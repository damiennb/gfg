==> flow/design.v <==
module gfg_spi_slave #(
  parameter NUM_REGISTERS  = 32,
            REGISTER_WIDTH = 32
) (
  input wire i_sys_clk,
  input wire i_srst_n,
  input wire i_spi_clk,
  output reg o_spi_miso = 1'b0,
  input wire i_spi_mosi,
  input wire i_spi_ss_n,
  output reg  [$clog2(NUM_REGISTERS)-1:0] o_reg_addr       = 0,
  output wire [REGISTER_WIDTH-1:0]        o_reg_write_data,
  output reg                              o_reg_write_en   = 1'b0,
  input wire  [REGISTER_WIDTH-1:0]        i_reg_read_data,
  output wire [5:0] o_state
);
  localparam COMMAND_WIDTH = 2;
  localparam CMD_NO_OP     = 2'b00,
             CMD_READ_REG  = 2'b01,
             CMD_WRITE_REG = 2'b10;
  reg spi_clk_reg         = 1'b1;
  reg spi_clk_reg_delayed = 1'b1;
  reg spi_ss_n_reg = 1'b0;
  reg [7:0] spi_mosi_shift_register = 0;
  reg [$clog2(REGISTER_WIDTH):0] shift_register_tracker  = 0;
  reg [REGISTER_WIDTH-1:0] register_local_copy = 0;
  assign o_reg_write_data = register_local_copy;
  localparam real REGISTER_WIDTH_FLOAT = REGISTER_WIDTH;
  localparam STATE_INITIAL                 = 6'b000001,
             STATE_RECEIVE_CMD             = 6'b000010,
             STATE_LOAD_DATA_TO_TRANSMIT   = 6'b000100,
             STATE_TRANSMIT_DATA           = 6'b001000,
             STATE_RECEIVE_DATA            = 6'b010000,
             STATE_STORE_RECEIVED_DATA     = 6'b100000;
  reg [5:0] state = STATE_INITIAL;
  assign o_state = state;
  always @(posedge i_sys_clk) begin
    spi_clk_reg         <= i_spi_clk;
    spi_clk_reg_delayed <= spi_clk_reg;
    spi_ss_n_reg <= i_spi_ss_n;
    if(i_srst_n == 1'b0) begin
      state <= STATE_INITIAL;
      spi_mosi_shift_register <= 0;
      o_spi_miso <= 1'b0;
      register_local_copy <= 0;
      o_reg_addr       <= 0;
      o_reg_write_en   <= 1'b0;
    end else begin
      state <= state;
      register_local_copy <= register_local_copy;
      o_reg_addr          <= o_reg_addr;
      o_spi_miso <= 1'b0;
      o_reg_write_en   <= 1'b0;
      case(state)
        STATE_INITIAL : begin
          o_spi_miso <= o_spi_miso;
          if(spi_ss_n_reg == 1'b0) begin
            if(spi_clk_reg == 1'b0) begin
              spi_mosi_shift_register <= 0;
              shift_register_tracker  <= 0;
              state <= STATE_RECEIVE_CMD;
            end
          end else begin
            state <= STATE_INITIAL;
          end
        end
        STATE_RECEIVE_CMD : begin
          if(spi_ss_n_reg == 1'b0) begin
            if(shift_register_tracker < 8) begin
              if((spi_clk_reg == 1'b1) && (spi_clk_reg_delayed == 1'b0)) begin
                spi_mosi_shift_register    <= spi_mosi_shift_register << 1;
                spi_mosi_shift_register[0] <= i_spi_mosi;
                shift_register_tracker <= shift_register_tracker + 1;
              end
            end else begin
              case(spi_mosi_shift_register[7 -: COMMAND_WIDTH])
                CMD_NO_OP     : begin
                  state <= STATE_INITIAL;
                end
                CMD_READ_REG  : begin
                  o_reg_addr <= 
                    spi_mosi_shift_register[0 +: ((NUM_REGISTERS <= 1) || (NUM_REGISTERS > 16777216)) ? 0 : 
(NUM_REGISTERS <= 2) ? 1 : 
(NUM_REGISTERS <= 4) ? 2 : 
(NUM_REGISTERS <= 8) ? 3 : 
(NUM_REGISTERS <= 16) ? 4 : 
(NUM_REGISTERS <= 32) ? 5 : 
(NUM_REGISTERS <= 64) ? 6 : 
(NUM_REGISTERS <= 128) ? 7 : 
(NUM_REGISTERS <= 256) ? 8 : 
(NUM_REGISTERS <= 512) ? 9 : 
(NUM_REGISTERS <= 1024) ? 10 : 
(NUM_REGISTERS <= 2048) ? 11 : 
(NUM_REGISTERS <= 4096) ? 12 : 
(NUM_REGISTERS <= 8192) ? 13 : 
(NUM_REGISTERS <= 16384) ? 14 : 
(NUM_REGISTERS <= 32768) ? 15 : 
(NUM_REGISTERS <= 65536) ? 16 : 
(NUM_REGISTERS <= 131072) ? 17 : 
(NUM_REGISTERS <= 262144) ? 18 : 
(NUM_REGISTERS <= 1048576) ? 20 : 
(NUM_REGISTERS <= 2097152) ? 21 : 
(NUM_REGISTERS <= 4194304) ? 22 : 
(NUM_REGISTERS <= 8388608) ? 23 : 
(NUM_REGISTERS <= 16777216) ? 24 : 0];
                  shift_register_tracker  <= 0;
                  state <= STATE_LOAD_DATA_TO_TRANSMIT;
                end
                CMD_WRITE_REG : begin
                  o_reg_addr <= 
                    spi_mosi_shift_register[0 +: ((NUM_REGISTERS <= 1) || (NUM_REGISTERS > 16777216)) ? 0 : 
(NUM_REGISTERS <= 2) ? 1 : 
(NUM_REGISTERS <= 4) ? 2 : 
(NUM_REGISTERS <= 8) ? 3 : 
(NUM_REGISTERS <= 16) ? 4 : 
(NUM_REGISTERS <= 32) ? 5 : 
(NUM_REGISTERS <= 64) ? 6 : 
(NUM_REGISTERS <= 128) ? 7 : 
(NUM_REGISTERS <= 256) ? 8 : 
(NUM_REGISTERS <= 512) ? 9 : 
(NUM_REGISTERS <= 1024) ? 10 : 
(NUM_REGISTERS <= 2048) ? 11 : 
(NUM_REGISTERS <= 4096) ? 12 : 
(NUM_REGISTERS <= 8192) ? 13 : 
(NUM_REGISTERS <= 16384) ? 14 : 
(NUM_REGISTERS <= 32768) ? 15 : 
(NUM_REGISTERS <= 65536) ? 16 : 
(NUM_REGISTERS <= 131072) ? 17 : 
(NUM_REGISTERS <= 262144) ? 18 : 
(NUM_REGISTERS <= 1048576) ? 20 : 
(NUM_REGISTERS <= 2097152) ? 21 : 
(NUM_REGISTERS <= 4194304) ? 22 : 
(NUM_REGISTERS <= 8388608) ? 23 : 
(NUM_REGISTERS <= 16777216) ? 24 : 0];
                  shift_register_tracker  <= 0;
                  state <= STATE_RECEIVE_DATA;
                end
                default       : begin
                  state <= STATE_INITIAL;
                end
              endcase
            end
          end else begin
            state <= STATE_INITIAL;
          end
        end
        STATE_LOAD_DATA_TO_TRANSMIT : begin
          o_reg_addr            <= o_reg_addr;
          register_local_copy   <= i_reg_read_data;
          state <= STATE_TRANSMIT_DATA;
        end
        STATE_TRANSMIT_DATA : begin
          o_reg_addr            <= o_reg_addr;
          shift_register_tracker <= shift_register_tracker;
          o_spi_miso <= o_spi_miso;
          if(spi_ss_n_reg == 1'b0) begin
            if((spi_clk_reg == 1'b0) && (spi_clk_reg_delayed == 1'b1)) begin
              if(shift_register_tracker < REGISTER_WIDTH) begin
                o_spi_miso          <= register_local_copy[REGISTER_WIDTH-1];
                register_local_copy <= register_local_copy << 1;
                shift_register_tracker <= shift_register_tracker + 1;
              end else if (shift_register_tracker%8 != 0) begin
                o_spi_miso <= 1'b0;
                shift_register_tracker <= shift_register_tracker + 1;
              end else begin
                state <= STATE_INITIAL;
              end
            end
          end else if(shift_register_tracker%8 != 0) begin
            state <= STATE_INITIAL;
          end else if(shift_register_tracker >= REGISTER_WIDTH) begin
            state <= STATE_INITIAL;
          end else begin
            state <= STATE_TRANSMIT_DATA;
          end
        end
        STATE_RECEIVE_DATA : begin
          register_local_copy    <= register_local_copy;
          shift_register_tracker <= shift_register_tracker;
          o_reg_addr <= o_reg_addr;
          if(spi_ss_n_reg == 1'b0) begin
            if((spi_clk_reg == 1'b1) && (spi_clk_reg_delayed == 1'b0)) begin
              if(shift_register_tracker < REGISTER_WIDTH) begin
                register_local_copy    <= register_local_copy << 1;
                register_local_copy[0] <= i_spi_mosi;
                shift_register_tracker <= shift_register_tracker + 1;
              end else if (shift_register_tracker%8 != 0) begin
                shift_register_tracker <= shift_register_tracker + 1;
              end else begin
                state <= STATE_STORE_RECEIVED_DATA;
              end
            end
          end else if(shift_register_tracker%8 != 0) begin
            state <= STATE_INITIAL;
          end else if(shift_register_tracker >= REGISTER_WIDTH) begin
            state <= STATE_STORE_RECEIVED_DATA;
          end else begin
            state <= STATE_RECEIVE_DATA;
          end
        end
        STATE_STORE_RECEIVED_DATA : begin
          register_local_copy <= register_local_copy;
          o_reg_addr     <= o_reg_addr;
          o_reg_write_en <= 1'b1;
          state <= STATE_INITIAL;
        end
        default                     : begin
          state <= STATE_INITIAL;
        end
      endcase
    end
  end
endmodule
Step by step through the tools: gfg_spi_slave
Tool output for the design above, in the order of the flow.
Line numbers count from 1 in the design file above.
{ "setup": {"design": "gfg_spi_slave", "clock": "i_sys_clk", "library": "sky130hd", "corner": "tt_025C_1v80"} }

Word-level counts
Source: Yosys, flattened and elaborated, memories not mapped. Widths are those after wreduce. Registers that Yosys merges into a memory's read port (data or address) are not register bits. Print and check cells do not count. Equal cells are merged and count once.
{ "word_totals": {"reg_bits": 62, "inputBits": 37, "out_inout_bits": 45} }
{ "classes": {"add_sub_neg": 1, "compare": 3, "equal": 30, "mux": 62, "logic": 5, "reduce_and_logical": 14} }
{ "op_table": {"columns": ["operator", "n"], "rows": [
  ["6-bit 2-to-1 mux", 26],
  ["31-bit 2-to-1 mux", 5],
  ["31-bit parallel mux with 3-bit select", 1],
  ["7-bit 2-to-1 mux", 5],
  ["3-bit inequality test with constant B", 11],
  ["32-bit nonzero test", 1],
  ["6-bit parallel mux with 5-bit select", 1],
  ["6-bit parallel mux with 4-bit select", 1],
  ["2-bit inequality test with constant B", 11],
  ["1-bit 2-to-1 mux", 16],
  ["7-bit parallel mux with 2-bit select", 1],
  ["11-bit AND reduction", 1],
  ["5-bit parallel mux with 2-bit select", 1],
  ["4-bit AND reduction", 2],
  ["8-bit AND reduction", 1],
  ["4-bit 2-to-1 mux", 2],
  ["7-bit AND reduction", 1],
  ["6-bit by 1-bit adder with 6-bit output with constant B", 1],
  ["6-bit by 1-bit == test with 1-bit output with constant B", 1],
  ["6-bit by 2-bit == test with 1-bit output with constant B", 1],
  ["6-bit by 3-bit == test with 1-bit output with constant B", 1],
  ["6-bit by 4-bit less-than comparator with 1-bit output with constant B", 1],
  ["6-bit by 4-bit == test with 1-bit output with constant B", 1],
  ["6-bit by 5-bit == test with 1-bit output with constant B", 1],
  ["6-bit >= comparator with constant B", 1],
  ["6-bit less-than comparator with constant B", 1],
  ["6-bit == test with constant B", 1],
  ["6-bit AND reduction", 1]
]} }
Other operator kinds: 11; their cells: 17.

Depth
Depth = most cells in a row (Yosys ltp): at word level without a register or memory, in the mapped netlist without a sequential cell, where the memories' decode and read muxes count.
{ "logic_depth": {"word_depth": 6, "abc_area": 0, "depth_mapped": 8} }

Synthesis result
Yosys stat after the flow's synthesis: flattened, memories mapped to cells. It holds for the ABC_AREA given above (unset counts as 0); a run with the other value may have another netlist.
{ "by_type": {"columns": ["cell", "n", "area_total_um2"], "rows": [
  ["sky130_fd_sc_hd__dfxtp_1", 56, 1.12E+03],
  ["sky130_fd_sc_hd__o221a_1", 29, 326.563],
  ["sky130_fd_sc_hd__nand2_1", 72, 270.259],
  ["sky130_fd_sc_hd__nand3_1", 40, 200.192],
  ["sky130_fd_sc_hd__edfxtp_1", 6, 180.173],
  ["sky130_fd_sc_hd__a21oi_1", 19, 95.091],
  ["sky130_fd_sc_hd__buf_6", 6, 67.565],
  ["sky130_fd_sc_hd__o21ai_0", 13, 65.062],
  ["sky130_fd_sc_hd__nand4_1", 9, 56.304],
  ["sky130_fd_sc_hd__clkbuf_1", 14, 52.55],
  ["sky130_fd_sc_hd__ha_1", 4, 50.048],
  ["sky130_fd_sc_hd__nor2_1", 13, 48.797],
  ["sky130_fd_sc_hd__nor2b_1", 7, 43.792],
  ["sky130_fd_sc_hd__o211ai_1", 5, 37.536],
  ["sky130_fd_sc_hd__buf_2", 7, 35.034],
  ["sky130_fd_sc_hd__xnor2_1", 4, 35.034],
  ["sky130_fd_sc_hd__nor3_1", 5, 25.024],
  ["sky130_fd_sc_hd__nor4_2", 2, 25.024]
]} }
Not listed: further types 36, cells in them 55.
{ "mapped": {"stdcells": 366, "area_mm2": 0.0031493, "sequential_area_mm2": 0.0013012, "ff_cells": 62, "buffers": 30} }

Worst setup path after synthesis
OpenSTA on the mapped netlist: ideal clock, no wires. The path of least setup slack (recovery checks aside). Input and output delay are each 20% of the period. Register names are those of the netlist, which keeps one name where synthesis merged equal registers.
{ "synth_timing": {"kind": "register to register", "from": "register state[3]", "to": "register shift_register_tracker[0]", "period_ns": 2.49, "setup_time_ns": 0.379, "arrival_ns": 2.099, "t_required_ns": 2.111, "setup_slack_ns": 0.012, "delay_ns": 2.478, "driving_pins": 7, "period_less_setup_slack_ns": 2.478} }
"delay_ns" = arrival - input delay + setup time.
"driving_pins": output pins that drive a net of the path, with the launching flip-flop's if there is one; two outputs of one cell count as two.
"period_less_setup_slack_ns" = period - worst setup slack (recovery checks aside). The figure is calculated, with input and output delays left at 20% of the set period.
Between the ends stands the longest chain of elaborated cells between them, by number of cells; it is not shown to be the way that was timed. Of several equally long chains one is given.
Each line given opens the expression or statement behind the cell; cells for indexed reads and writes are added by Yosys, which also makes memories of some case tables.
A register here has more assigning lines than the two given.
Only ways into the end's enable, where the timed path ends, are counted here.
{ "synth_via": {"cell_sequence": "sky130_fd_sc_hd__dfxtp_1 > sky130_fd_sc_hd__buf_6 > sky130_fd_sc_hd__or4_4 > sky130_fd_sc_hd__nor2_1 > sky130_fd_sc_hd__buf_2 > sky130_fd_sc_hd__o211ai_1 > sky130_fd_sc_hd__a211oi_1", "elab_chain_len": 3, "cells_between": 15, "classes_between": "eq/ne: 13; reduce/logical: 2"} }
{ "synth_rtl": {"columns": ["element", "line", "source"], "rows": [
  ["start: declaration", 35, "reg [5:0] state = STATE_INITIAL;"],
  ["start: assignment", 42, "state <= STATE_INITIAL;"],
  ["start: assignment", 49, "state <= state;"],
  ["6-bit by 5-bit == test with 1-bit output", 54, "case(state)"],
  ["4-bit nonzero test", null, null],
  ["11-bit AND reduction", null, null],
  ["end: assignment", 73, "shift_register_tracker <= shift_register_tracker + 1;"],
  ["end: assignment", 154, "shift_register_tracker <= shift_register_tracker;"],
  ["end: declaration", 25, "reg [$clog2(REGISTER_WIDTH):0] shift_register_tracker  = 0;"]
]} }

Worst path after layout
Path of least setup slack in the final report of entry A (OpenROAD, finished layout, wires in). Where an end is a register, its clock arrival counts in the times.
{ "layout_timing": {"kind": "register to register", "from": "register state[4]", "to": "register register_local_copy[17]", "period_ns": 1.81, "setup_time_ns": 0.10, "arrival_ns": 2.13, "t_required_ns": 2.04, "setup_slack_ns": -0.09, "driving_pins": 6} }
Between the ends stands the longest chain of elaborated cells between them, by number of cells; it is not shown to be the way that was timed. Of several equally long chains one is given.
A register here has more assigning lines than the two given.
{ "layout_via": {"cell_sequence": "sky130_fd_sc_hd__dfxtp_4 > sky130_fd_sc_hd__or3b_1 > sky130_fd_sc_hd__o21a_1 > sky130_fd_sc_hd__o21a_4 > sky130_fd_sc_hd__o21a_4 > sky130_fd_sc_hd__o221a_2", "elab_chain_len": 3, "cells_between": 10, "classes_between": "eq/ne: 7; mux: 1; reduce/logical: 2"} }
{ "layout_rtl": {"columns": ["element", "line", "source"], "rows": [
  ["start: declaration", 35, "reg [5:0] state = STATE_INITIAL;"],
  ["start: assignment", 42, "state <= STATE_INITIAL;"],
  ["start: assignment", 49, "state <= state;"],
  ["6-bit by 3-bit == test with 1-bit output", 54, "case(state)"],
  ["3-bit nonzero test", null, null],
  ["5-bit AND reduction", null, null],
  ["end: assignment", 50, "register_local_copy <= register_local_copy;"],
  ["end: assignment", 149, "register_local_copy   <= i_reg_read_data;"],
  ["end: declaration", 26, "reg [REGISTER_WIDTH-1:0] register_local_copy = 0;"]
]} }

## Implementation results

gfg_spi_slave through Yosys and OpenROAD on sky130hd: 2 stored runs, unordered, with their settings and measured results. The constraints put input and output delay at 20% of the set period each and load the outputs with 0.01 pF.
"achieved clock period" means the clock period less the worst setup slack. The figure is calculated, with input and output delays left at 20% of the set period.
"worst path time": the worst setup path's part of the clock period (all of it between registers, 20% less for each end at a port) less its slack. A launch clock that arrives late makes it longer, a capture clock that arrives late makes it shorter.
"total design power" rests on the timing tool's default activity at the inputs, not on a simulated workload.

==> entry A: settings <==
{ "period_ns": 1.81, "CAP_MARGIN": 20, "CORE_MARGIN": 2, "CORE_UTILIZATION": 40, "SLEW_MARGIN": 20 }
==> entry A: results <==
summed negative setup slack: -2.153 ns
total design power: 3201 µW
full die area: 0.0085989 mm²
worst path time: 1.90 ns
worst setup path type: register to register
worst setup slack after layout: -0.090 ns
achieved clock period: 1.900 ns
standard-cell area after routing: 0.0046545 mm²
netlist area reported by Yosys: 0.0031493 mm²
utilization after layout: 0.605
worst-case hold slack: 0.408 ns

==> entry B: settings <==
{ "period_ns": 3.41, "CORE_UTILIZATION": 22, "SETUP_SLACK_MARGIN": 0.88, "PLACE_DENSITY": 0.88, "CORE_ASPECT_RATIO": 1.78, "CORE_MARGIN": 2, "TNS_END_PERCENT": 80, "GPL_TIMING_DRIVEN": 1, "CTS_CLUSTER_SIZE": 75, "SLEW_MARGIN": 35, "MIN_ROUTING_LAYER": "met2", "CAP_MARGIN": 20 }
==> entry B: results <==
worst setup slack after layout: 1.088 ns
full die area: 0.0153276 mm²
total design power: 1851 µW
worst-case hold slack: 0.403 ns
worst path time: 2.32 ns
worst setup path type: register to register
summed negative setup slack: 0.000 ns
achieved clock period: 2.322 ns
utilization after layout: 0.309
netlist area reported by Yosys: 0.0031493 mm²
standard-cell area after routing: 0.0043567 mm²
