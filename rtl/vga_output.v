==> flow/design.v <==
module vga_output #(
  parameter HORIZ_RESOLUTION  = 640,
            HORIZ_FRONT_PORCH =  16,
            HORIZ_SYNC_PULSE  =  96,
            HORIZ_BACK_PORCH  =  48,
            VERT_RESOLUTION  = 480,
            VERT_FRONT_PORCH =  10,
            VERT_SYNC_PULSE  =   2,
            VERT_BACK_PORCH  =  29,
            OUTPUT_DELAY_COUNT = 2
  ) (
    input pixel_clk,  
    input rst_n,
    input [3:0] red_in,
    input [3:0] green_in,
    input [3:0] blue_in,
    output reg frame_buffer_swap_allowed,
    output [$clog2(HORIZ_RESOLUTION)-1:0] horiz_addr,
    output [$clog2(VERT_RESOLUTION)-1:0] vert_addr,
    output horiz_sync,
    output vert_sync,
    output [3:0] red_out,
    output [3:0] green_out,
    output [3:0] blue_out
  );
  localparam HORIZ_TOTAL = HORIZ_RESOLUTION  + 
    HORIZ_FRONT_PORCH + 
    HORIZ_SYNC_PULSE  + 
    HORIZ_BACK_PORCH;
  localparam VERT_TOTAL = VERT_RESOLUTION  + 
    VERT_FRONT_PORCH + 
    VERT_SYNC_PULSE  + 
    VERT_BACK_PORCH;
  wire currently_drawing_screen;
  reg [$clog2(HORIZ_TOTAL)-1:0] horiz_counter = 0;
  reg [$clog2(VERT_TOTAL)-1:0]  vert_counter  = 0;
  wire [$clog2(HORIZ_TOTAL)-1:0] horiz_counter_delayed;
  wire [$clog2(VERT_TOTAL)-1:0]  vert_counter_delayed;
  generate
  if(OUTPUT_DELAY_COUNT == 0) begin
    assign horiz_counter_delayed = horiz_counter;
    assign vert_counter_delayed = vert_counter;
  end else if (OUTPUT_DELAY_COUNT == 1) begin
    reg [$clog2(HORIZ_TOTAL)-1:0] horiz_counter_delay_reg;
    reg [$clog2(VERT_TOTAL)-1:0]  vert_counter_delay_reg;
    always @(posedge pixel_clk) begin
      if (rst_n == 1'b0) begin
        horiz_counter_delay_reg = 0;
        vert_counter_delay_reg  = 0;
      end else begin
        horiz_counter_delay_reg <= horiz_counter;
        vert_counter_delay_reg  <= vert_counter;
      end
    end
    assign horiz_counter_delayed = horiz_counter_delay_reg;
    assign vert_counter_delayed  = vert_counter_delay_reg;
  end else begin
    reg [$clog2(HORIZ_TOTAL)-1:0] horiz_counter_delay_reg [OUTPUT_DELAY_COUNT-1:0];
    reg [$clog2(VERT_TOTAL)-1:0]  vert_counter_delay_reg  [OUTPUT_DELAY_COUNT-1:0];
    integer i;
    always @(posedge pixel_clk) begin
      if (rst_n == 1'b0) begin
        for(i=0; i<OUTPUT_DELAY_COUNT; i=i+1) begin
          horiz_counter_delay_reg[i] = 0;
          vert_counter_delay_reg[i]  = 0;
        end
      end else begin
        for(i=OUTPUT_DELAY_COUNT-1; i>0; i=i-1) begin
          horiz_counter_delay_reg[i] <= horiz_counter_delay_reg[i-1];
          vert_counter_delay_reg[i]  <= vert_counter_delay_reg[i-1];
        end
        horiz_counter_delay_reg[0] <= horiz_counter;
        vert_counter_delay_reg[0]  <= vert_counter;
      end
    end
    assign horiz_counter_delayed = horiz_counter_delay_reg [OUTPUT_DELAY_COUNT-1];
    assign vert_counter_delayed  = vert_counter_delay_reg  [OUTPUT_DELAY_COUNT-1];
  end
  endgenerate
  reg [$clog2(VERT_RESOLUTION)-1:0] horiz_lines_drawn_counter = 0;
  always @(posedge pixel_clk) begin
    if (rst_n == 0) begin
      horiz_counter             <= 0;
      horiz_lines_drawn_counter <= 0;
      vert_counter              <= 0;
      frame_buffer_swap_allowed <= 0;
    end else begin
      frame_buffer_swap_allowed <= (vert_counter >= VERT_RESOLUTION) && 
                                   (vert_counter < VERT_TOTAL-1);
      if (horiz_counter < HORIZ_TOTAL-1) begin
        horiz_counter <= horiz_counter + 1;
        if ((horiz_counter == HORIZ_RESOLUTION - 1) && 
            (vert_counter < VERT_RESOLUTION)) begin
          if (horiz_lines_drawn_counter < VERT_RESOLUTION-1) begin
            horiz_lines_drawn_counter <= horiz_lines_drawn_counter + 1;
          end else begin
            horiz_lines_drawn_counter <= 0;
          end
        end else begin
          horiz_lines_drawn_counter <= horiz_lines_drawn_counter;
        end
        vert_counter <= vert_counter;
      end else begin
        horiz_counter <= 0;
        horiz_lines_drawn_counter <= horiz_lines_drawn_counter;
        if (vert_counter < VERT_TOTAL-1) begin
          vert_counter <= vert_counter + 1;
        end else begin
          vert_counter <= 0;
        end
      end
    end
  end
  assign horiz_addr = ((horiz_counter < HORIZ_RESOLUTION) &&
                       (vert_counter < VERT_RESOLUTION)) ? 
                      horiz_counter : 0;
  assign vert_addr = (horiz_lines_drawn_counter < VERT_RESOLUTION) ? 
                      horiz_lines_drawn_counter : 0;
  assign horiz_sync = !((horiz_counter_delayed >= (HORIZ_RESOLUTION + 
                                                   HORIZ_FRONT_PORCH)) &&
                        (horiz_counter_delayed < (HORIZ_TOTAL - 
                                                  HORIZ_BACK_PORCH)));
  assign vert_sync = !((vert_counter_delayed >= (VERT_RESOLUTION + 
                                                 VERT_FRONT_PORCH)) &&
                       (vert_counter_delayed < (VERT_TOTAL - 
                                                VERT_BACK_PORCH)));
  assign currently_drawing_screen = ((horiz_counter_delayed < HORIZ_RESOLUTION) && 
                                     (vert_counter_delayed < VERT_RESOLUTION));
  assign red_out   = currently_drawing_screen ? red_in   : 0;
  assign green_out = currently_drawing_screen ? green_in : 0;
  assign blue_out  = currently_drawing_screen ? blue_in  : 0;
endmodule
# Step by step through the tools: vga_output
# What the tools print for vga_output, step after step.
# Lines are those of the file above, counted from 1.
# Library cell names are shortened.
# A cell with - has no value.
[setup] top="vga_output" clk_port="pixel_clk" lib="sky130hd" corner="tt_025C_1v80"

# After elaboration
# Counts by Yosys on the flattened word-level netlist (proc, flatten, opt, wreduce). Print and check cells are left out. Cells with the same type and inputs are merged into one.
[word_totals] regBits=70 inputBits=14 out_inout_bits=34 word_cells=42
[op_classes] addsub=3 n_cmp=13 eq_ne=1 n_mux=7 reduce_logical=10
[op_table] op="< comparator 10 bit (second input constant)" count=5
[op_table] op="< comparator 10 x 9 -> 1 bit (second input constant)" count=3
[op_table] op="adder 10 x 1 -> 10 bit (second input constant)" count=2
[op_table] op=">= comparator 10 x 9 -> 1 bit (second input constant)" count=2
[op_table] op="2-to-1 mux 10 bit" count=2
[op_table] op="< comparator 9 bit (second input constant)" count=2
[op_table] op="2-to-1 mux 9 bit" count=2
[op_table] op="2-to-1 mux 4 bit" count=3
[op_table] op=">= comparator 10 bit (second input constant)" count=1
[op_table] op="== test 10 bit (second input constant)" count=1
[op_table] op="adder 9 x 1 -> 9 bit (second input constant)" count=1
[op_table] op="logical AND 1 bit" count=6
[op_table] op="AND reduction 2 bit" count=2
[op_table] op="zero test 1 bit" count=2

# Logic depth
# Longest topological path by Yosys (ltp), each cell counted once; first at word level (registers and memories cut), then after technology mapping (sequential cells cut; the memories' decode and read muxes count).
[depth] word_depth=3 abc_area=0 ltp_mapped=6 mapped_depth_nobuf=5

# After synthesis
# Source: synth_stat.txt of the flow (Yosys; design flattened, memories mapped). It holds for the ABC_AREA given above (unset counts as 0); a run with the other value may have another netlist.
[synth_totals] cell_count=274 yosys_area_mm2=0.0024724 seqArea_mm2=0.0012012 flip_flops=60 buffers=12
[types] cell="dfxtp_1" count=60 type_area_um2=1.2E+03
[types] cell="and2_1" count=51 type_area_um2=319.056
[types] cell="and3_1" count=14 type_area_um2=87.584
[types] cell="nand2_1" count=23 type_area_um2=86.333
[types] cell="nand3_1" count=17 type_area_um2=85.082
[types] cell="nor2_1" count=21 type_area_um2=78.826
[types] cell="xnor2_1" count=9 type_area_um2=78.826
[types] cell="clkbuf_1" count=12 type_area_um2=45.043
[types] cell="ha_1" count=3 type_area_um2=37.536
[types] cell="xor2_1" count=4 type_area_um2=35.034
[types] cell="a31oi_1" count=5 type_area_um2=31.28
[types] cell="nand4_1" count=5 type_area_um2=31.28
[types] cell="a211oi_1" count=4 type_area_um2=30.029
[types] cell="nor3_1" count=5 type_area_um2=25.024
[types] cell="o31ai_1" count=3 type_area_um2=22.522
[types] cell="or4_1" count=3 type_area_um2=22.522
[types] cell="a21oi_1" count=4 type_area_um2=20.019
[types] cell="a2111oi_0" count=2 type_area_um2=17.517
# Other cell types: 20; their cells: 29.

# Path before layout
# Path of least setup slack by OpenSTA after synthesis, without wires, with an ideal clock, recovery checks aside; 20% of the period is set as input and as output delay. Where synthesis merged equal registers, the netlist keeps one of their names.
[synth_timing] kind="reg-to-reg" start="reg horiz_counter[0]" end="reg horiz_lines_drawn_counter[6]" period_ps=4190 setup_ps=74 launch_ps=0 t_arrival_ps=2031 t_required_ps=4116 slack_ps=2084 path_delay_ps=2105 stages=6 path_buffers=0 period_less_setup_slack_ps=2106
# "path_delay_ps" is the arrival time less input delay plus setup time.
# "stages" counts driving pins, that of a launching flip-flop among them; a cell with two outputs on the path counts twice.
# "period_less_setup_slack_ps" = period - worst setup slack (recovery checks aside). The figure is calculated, with input and output delays left at 20% of the set period.
# The rows between start and end are the longest chain of elaborated cells between them; the timing report does not say that the signal goes this way. Where chains are equally long, one stands for them.
# Each line given opens the expression or statement behind the cell; cells for indexed reads and writes are added by Yosys, which also makes memories of some case tables.
# At most two assigning lines are given for a register; there are more.
[synth_via] path_cell_list="dfxtp_1 > ha_1 > nand4_1 > or4_4 > or4_1 > a31oi_1" elab_chain_len=3 cone_cells=4 cone_lines=2 cone_classes="compare: 1; eq/ne: 1; reduce/logical: 2"
[synth_rtl] item="from (decl)" line_no=35 source="reg [$clog2(HORIZ_TOTAL)-1:0] horiz_counter = 0;"
[synth_rtl] item="from (assign)" line_no=83 source="horiz_counter             <= 0;"
[synth_rtl] item="from (assign)" line_no=91 source="horiz_counter <= horiz_counter + 1;"
[synth_rtl] item="== test 10 bit" line_no=92 source="if ((horiz_counter == HORIZ_RESOLUTION - 1) &&"
[synth_rtl] item="logical AND 1 bit" line_no=92
[synth_rtl] item="AND reduction 2 bit"
[synth_rtl] item="to (assign)" line_no=95 source="horiz_lines_drawn_counter <= horiz_lines_drawn_counter + 1;"
[synth_rtl] item="to (assign)" line_no=100 source="horiz_lines_drawn_counter <= horiz_lines_drawn_counter;"
[synth_rtl] item="to (decl)" line_no=80 source="reg [$clog2(VERT_RESOLUTION)-1:0] horiz_lines_drawn_counter = 0;"

# Worst path after layout
# Path of least setup slack in the final report of run 1 (OpenROAD, finished layout, wires in). Where an end is a register, its clock arrival counts in the times.
# The path's times are printed in steps of 10 ps; the period is the one set.
[layout_timing] kind="reg-to-output" start="reg horiz_counter[8]" end="out horiz_addr[0]" period_ps=3220 out_delay_ps=640 launch_ps=330 t_arrival_ps=2180 t_required_ps=2580 slack_ps=400 stages=4 path_buffers=1
# The rows between start and end are the longest chain of elaborated cells between them; the timing report does not say that the signal goes this way. Where chains are equally long, one stands for them.
# At most two assigning lines are given for a register; there are more.
[layout_via] path_cell_list="dfxtp_1 > o21ai_0 > and3_1 > clkdlybuf4s50_1" elab_chain_len=3 cone_cells=3 cone_lines=1 cone_classes="compare: 1; mux: 1; reduce/logical: 1"
[layout_rtl] item="from (decl)" line_no=35 source="reg [$clog2(HORIZ_TOTAL)-1:0] horiz_counter = 0;"
[layout_rtl] item="from (assign)" line_no=83 source="horiz_counter             <= 0;"
[layout_rtl] item="from (assign)" line_no=91 source="horiz_counter <= horiz_counter + 1;"
[layout_rtl] item="< comparator 10 bit" line_no=114 source="assign horiz_addr = ((horiz_counter < HORIZ_RESOLUTION) &&"
[layout_rtl] item="logical AND 1 bit" line_no=114
[layout_rtl] item="2-to-1 mux 10 bit" line_no=114
[layout_rtl] item="to (decl)" line_no=18 source="output [$clog2(HORIZ_RESOLUTION)-1:0] horiz_addr,"

# Measured data: module vga_output, platform sky130hd, 2 stored runs of the flow under differing settings, order arbitrary. Input and output delays are each 20% of the period that was set; the output load is 0.01 pF.
# "period_reached_ps" = clock period - worst setup slack. The figure is calculated, with input and output delays left at 20% of the set period.
# "worst_setup_path_time_ps" means the part of the period allowed to the worst setup path (the constraints hold back 20% at inputs and 20% at outputs) less its slack; where the path has registers, the arrival times of their clocks count too.
# "fin_power_mw" is the tool's figure for a default switching activity; nothing was simulated.
# "worst_setup_path_time_ps" is given in steps of 10 ps.
run="run 1" settings period_ns=3.22 CORE_UTILIZATION=42 CORE_ASPECT_RATIO=1.33 TNS_END_PERCENT=70 CAP_MARGIN=5 MAX_ROUTING_LAYER="met5" CORE_MARGIN=2 SLEW_MARGIN=20
run="run 1" results synthesis_area_mm2=0.0024724 die_footprint_mm2=0.0065226 layout_stdcell_area_mm2=0.0032131 final_util_pct=56.1 ws_setup_ps=396 final_setup_tns_ps=0 ws_hold_ps=433 fin_power_mw=1.547 period_reached_ps=2824 worst_setup_path_time_ps=2180 critical_path_kind="reg-to-output"
run="run 2" settings period_ns=3.08 CAP_MARGIN=20 CORE_MARGIN=2 CORE_UTILIZATION=40 SLEW_MARGIN=20
run="run 2" results synthesis_area_mm2=0.0024724 die_footprint_mm2=0.0068261 layout_stdcell_area_mm2=0.0032519 final_util_pct=54.6 ws_setup_ps=358 final_setup_tns_ps=0 ws_hold_ps=433 fin_power_mw=1.709 period_reached_ps=2722 worst_setup_path_time_ps=2110 critical_path_kind="reg-to-output"
